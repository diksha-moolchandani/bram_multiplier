==> flow/design.v <==
module controller_bram #(
	parameter DATA_WIDTH = 4,
	parameter MUL_WIDTH 	= 25,
	parameter BRAM_WIDTH = 18,
	parameter BRAM_ADDR 	= 12							
)(
	input  [DATA_WIDTH-1:0] dataA,
	input  [DATA_WIDTH-1:0] dataB,
	input clk,
	input  start,
	output reg [2*DATA_WIDTH-1:0] dataC,
	output reg wrA,
	output reg [BRAM_WIDTH-1:0] dinA,
	output reg [BRAM_ADDR-1:0]  addrA,
	input  [BRAM_WIDTH-1:0] doutA,
	output reg wrB,
	output reg [BRAM_WIDTH-1:0] dinB,
	output reg [BRAM_ADDR-1:0]  addrB,
	input  [BRAM_WIDTH-1:0] doutB,
	output reg [MUL_WIDTH-1:0]            A,
	output reg [BRAM_WIDTH-1:0]           B,
	input  [MUL_WIDTH+BRAM_WIDTH-1:0] C
);
reg [1:0] state;
reg [BRAM_ADDR-1:0]addrA_reg;
parameter 
	IDLE  		= 2'b00,
	BRAM_WRITE 	= 2'b01,
	DSP_WRITE 	= 2'b10;
initial begin
	wrA <= 1'b0;
	wrB <= 1'b0;
	dinA <= 0;
	dinB <= 0;
	addrA <= 0;
	addrB <= 0;
	state <= IDLE;
	addrA_reg <=0;
	A <=0;
	B<=0;
	dataC <= 0;
end
always@(posedge clk) begin
	case(state)
		IDLE: begin
			wrA  <= 1'b0;
			wrB  <= 1'b0;
			dinA <= 0;
			dinB <= 0;
			addrA<= 0;
			addrB<= 12'b000000111111;
			if(start) begin
				wrA <= 1'b1;
				wrB <= 1'b1;
				state <= BRAM_WRITE;
				end
		end
		BRAM_WRITE: begin
			dinA 			<= {{5{1'b0}},dataB,{5{1'b0}},dataA};
			addrA			<= addrA + 1;
			if(addrA == 12'b000000111111)
				addrA <= 12'b0;
			dinB			<= {{6{1'b0}},dataC};
			addrB			<= addrB + 1;
			state <= DSP_WRITE;
		end
		DSP_WRITE: begin
			A <= {{21{1'b0}},doutA[3:0]};
			B <= {{21{1'b0}},doutA[12:9]};
			dataC <= C;
			state <= BRAM_WRITE;
		end
	endcase
end
endmodule
== Reports on controller_bram ==
What the tools print for controller_bram, step after step.
Lines are those of the file above, counted from 1.
Library cell names are shortened.
Not given: --
Design
  top module: controller_bram
  clock: clk
  standard-cell library: sky130hd
  timing corner: tt_025C_1v80

== Word level ==
Source: Yosys, flattened and elaborated, memories not mapped. Widths are those after wreduce. Registers that Yosys merges into a memory's read port (data or address) are not register bits. Print and check cells do not count. Equal cells are merged and count once.
Bit counts
  bits in registers: 79
  bits of input ports: 89
  output and inout port bits: 113
  elaborated cells: 27
Operators by class
  add/subtract/negate cells: 2
  equality and inequality tests: 4
  multiplexer cells: 8
  reduce/logical cells: 4
Operator list (count)
  case mux 18 bit (select 2 bit): 2
  case mux 12 bit (select 2 bit): 2
  adder 12 x 1 -> 12 bit (second input constant): 2
  == test 12 x 6 -> 1 bit (second input constant): 1
  2-to-1 mux 12 bit: 1
  case mux 2 bit (select 3 bit): 1
  nonzero test 3 bit: 1
  == test 2 x 1 -> 1 bit (second input constant): 1
  == test 2 bit (second input constant): 1
  != test 2 bit (second input constant): 1
  zero test 2 bit: 1
  AND reduction 2 bit: 1
  nonzero test 2 bit: 1
  2-to-1 mux 2 bit: 1
  2-to-1 mux 1 bit: 1

== Longest topological paths ==
Yosys ltp: most cells in a row. Word level: on the elaborated netlist, between registers, memories and ports. Mapped: between sequential cells and ports; inverters and the memories' decode and read muxes count.
Logic depth
  word-level depth: 3
  ABC_AREA: 1
  gate-level depth with buffers: 7
  depth with buffers taken out: 7

== Synthesis result ==
Source: synth_stat.txt of the flow (Yosys; design flattened, memories mapped). It holds for the ABC_AREA given above (unset counts as 0); a run with the other value may have another netlist.
Synthesis totals
  cells in the netlist: 291
  chip area (Yosys): 3007.9 µm²
  flip-flop cells: 59
Cell types
  edfxtp_1: count 59, area in all 1.77E+03 µm²
  buf_4: count 57, area in all 427.91 µm²
  nand2_1: count 57, area in all 213.955 µm²
  inv_1: count 37, area in all 138.883 µm²
  nor2_1: count 24, area in all 90.086 µm²
  ha_1: count 5, area in all 62.56 µm²
  nand3_1: count 11, area in all 55.053 µm²
  a21oi_1: count 9, area in all 45.043 µm²
  nor2_2: count 5, area in all 31.28 µm²
  nand4_1: count 3, area in all 18.768 µm²
  xnor2_1: count 2, area in all 17.517 µm²
  xor2_1: count 2, area in all 17.517 µm²
  buf_2: count 3, area in all 15.014 µm²
  o21ai_0: count 3, area in all 15.014 µm²
  or2_2: count 2, area in all 12.512 µm²
  inv_2: count 3, area in all 11.261 µm²
  mux2_2: count 1, area in all 11.261 µm²
  nor2_4: count 1, area in all 11.261 µm²
Other cell types: 6; their cells: 7.

== Worst setup path after synthesis ==
Source: OpenSTA report_checks on the synthesized netlist (no wires, ideal clock, input and output delay 20% of the period each), path of least setup slack; recovery checks are left aside. Register names are those of the netlist, which keeps one name where synthesis merged equal registers.
Timing path post-synthesis
  path type: reg-to-reg
  start point: reg state[1]
  end point: reg addrA[0]
  period: 1880 ps
  time at the first pin: 0 ps
  arrival: 1313 ps
  data required time: 1500 ps
  path slack: 187 ps
  path delay: 1693 ps
  driving pins on the path: 5
  path buffers: 1
  synthesis period reached: 1693 ps
"path delay" = arrival - input delay + setup time.
"driving pins on the path" counts driving pins, that of a launching flip-flop among them; a cell with two outputs on the path counts twice.
"synthesis period reached" is the clock period less the worst setup slack; recovery checks do not enter. This is arithmetic on one report: input and output delays are still those of the set period (20% each).
Between the ends stands the longest chain of elaborated cells between them, by number of cells; it is not shown to be the way that was timed. Of several equally long chains one is given.
Each line given opens the expression or statement behind the cell; cells for indexed reads and writes are added by Yosys, which also makes memories of some case tables.
At most two assigning lines are given for a register; there are more.
Only ways into the end's enable, where the timed path ends, are counted here.
On the way, post-synthesis
  cells stage by stage: edfxtp_1 > inv_1 > ha_1 > buf_2 > or2_2
  length of the longest elaborated chain: 2
  elaborated cells between the ends (all ways): 3
  source lines of those cells: 1
  classes of those cells: 1 x eq/ne; 2 x reduce/logical
Ends and longest elaborated chain, post-synthesis
  start: declaration: RTL line 24  | reg [1:0] state;
  start: assignment: RTL line 55  | state <= BRAM_WRITE;
  start: assignment: RTL line 65  | state <= DSP_WRITE;
  == test 2 x 1 -> 1 bit: RTL line 44  | case(state)
  nonzero test 2 bit
  end: assignment: RTL line 50  | addrA<= 0;
  end: assignment: RTL line 60  | addrA <= addrA + 1;
  end: declaration: RTL line 14  | output reg [BRAM_ADDR-1:0] addrA,

== Timing after layout ==
Path of least setup slack in the final report of job 1 (OpenROAD, finished layout, wires in). Where an end is a register, its clock arrival counts in the times.
The path's times are printed in steps of 10 ps; the period is the one set.
Timing path post-layout
  path type: reg-to-reg
  start point: reg addrA[10]
  end point: reg addrA[2]
  period: 1380 ps
  time at the first pin: 340 ps
  arrival: 1510 ps
  data required time: 1480 ps
  path slack: -30 ps
  driving pins on the path: 9
  path buffers: 2
Between the ends stands the longest chain of elaborated cells between them, by number of cells; it is not shown to be the way that was timed. Of several equally long chains one is given.
At most two assigning lines are given for a register; there are more.
On the way, post-layout
  cells stage by stage: edfxtp_1 > buf_6 > inv_2 > nand2_1 > nor2_2 > nand3_2 > nand2_2 > buf_6 > nor2_2
  length of the longest elaborated chain: 3
  elaborated cells between the ends (all ways): 3
  source lines of those cells: 2
  classes of those cells: 1 x eq/ne; 2 x mux
Ends and longest elaborated chain, post-layout
  start: declaration: RTL line 14  | output reg [BRAM_ADDR-1:0] addrA,
  start: assignment: RTL line 50  | addrA<= 0;
  start: assignment: RTL line 60  | addrA <= addrA + 1;
  == test 12 x 6 -> 1 bit: RTL line 61  | if(addrA == 12'b000000111111)
  2-to-1 mux 12 bit: RTL line 61
  case mux 12 bit (select 2 bit): RTL line 44  | case(state)
  end: assignment: RTL line 50
  end: assignment: RTL line 60
  end: declaration: RTL line 14

==> results <==
Record of 2 stored runs of the RTL-to-layout flow on controller_bram, platform sky130hd. The runs are unordered. Constraints: input delay and output delay 20% of the set period each, output load 0.01 pF.
By "achieved clock period" is meant the clock period of the run minus its worst setup slack. This is arithmetic on one report: input and output delays are still those of the set period (20% each).
"worst setup path time" = time allowed to the worst setup path (clock period - input delay - output delay, where it has them) - its slack; a late launch clock adds to it, a late capture clock takes from it.
"power": no workload was simulated; the value follows from the tool's default switching activity.
"worst setup path time" is given in steps of 10 ps.

Job 1
==> flow/run.sh <==
#!/bin/bash
# the make line also repeats the synthesis and layout settings of config.mk as NAME=value (left out here)
make -C /OpenROAD-flow-scripts/flow DESIGN_CONFIG=/design/flow/config.mk WORK_HOME=/design/flow/orfs CLKGATE_MAP_FILE= finish
==> flow/config.mk <==
export PLATFORM = sky130hd
export DESIGN_NAME = controller_bram
export DESIGN_NICKNAME = controller_bram
export VERILOG_FILES = /design/flow/design.v
export SDC_FILE = /design/flow/constraint.sdc
export NUM_CORES = 4
export LEC_CHECK = 0
export ABC_AREA = 1
export CAP_MARGIN = 15
export CORE_ASPECT_RATIO = 1.12
export CORE_MARGIN = 2
export CORE_UTILIZATION = 40
export CTS_CLUSTER_DIAMETER = 248
export CTS_CLUSTER_SIZE = 69
export PLACE_DENSITY_LB_ADDON = 0.22
export SETUP_SLACK_MARGIN = 0.32
export SLEW_MARGIN = 30
export TNS_END_PERCENT = 70
==> flow/constraint.sdc <==
create_clock -name core_clock -period 1.38 [get_ports {clk}]
set_input_delay 0.2760 -clock core_clock [delete_from_list [all_inputs] [get_ports {clk}]]
set_output_delay 0.2760 -clock core_clock [all_outputs]
set_load 0.01 [all_outputs]

==> results of job 1 <==
chip area after synthesis (Yosys): 3007.9 µm²
die area: 8230.5 µm²
standard-cell area of the final layout: 4663.2 µm²
worst setup slack after layout: -30 ps
total negative slack: -260 ps
worst hold slack: 485 ps
power: 3994 µW
achieved clock period: 1410 ps
worst setup path time: 1410 ps
worst setup path kind: reg-to-reg

Job 2
==> flow/run.sh <==
#!/bin/bash
# the make line also repeats the synthesis and layout settings of config.mk as NAME=value (left out here)
make -C /OpenROAD-flow-scripts/flow DESIGN_CONFIG=/design/flow/config.mk WORK_HOME=/design/flow/orfs CLKGATE_MAP_FILE= finish
==> flow/config.mk <==
export PLATFORM = sky130hd
export DESIGN_NAME = controller_bram
export DESIGN_NICKNAME = controller_bram
export VERILOG_FILES = /design/flow/design.v
export SDC_FILE = /design/flow/constraint.sdc
export NUM_CORES = 4
export LEC_CHECK = 0
export CAP_MARGIN = 0
export CELL_PAD_IN_SITES_DETAIL_PLACEMENT = 1
export CORE_MARGIN = 8
export CORE_UTILIZATION = 17
export CTS_CLUSTER_SIZE = 34
export MAX_ROUTING_LAYER = met5
export MIN_ROUTING_LAYER = met2
export PLACE_DENSITY = 0.43
export SETUP_SLACK_MARGIN = 0.17
export SLEW_MARGIN = 5
==> flow/constraint.sdc <==
create_clock -name core_clock -period 1.15 [get_ports {clk}]
set_input_delay 0.2300 -clock core_clock [delete_from_list [all_inputs] [get_ports {clk}]]
set_output_delay 0.2300 -clock core_clock [all_outputs]
set_load 0.01 [all_outputs]

==> results of job 2 <==
chip area after synthesis (Yosys): 2896.5 µm²
die area: 21471.0 µm²
standard-cell area of the final layout: 5530.3 µm²
worst setup slack after layout: -567 ps
total negative slack: -37019 ps
worst hold slack: 443 ps
power: 5409 µW
achieved clock period: 1717 ps
worst setup path time: 1720 ps
worst setup path kind: reg-to-reg
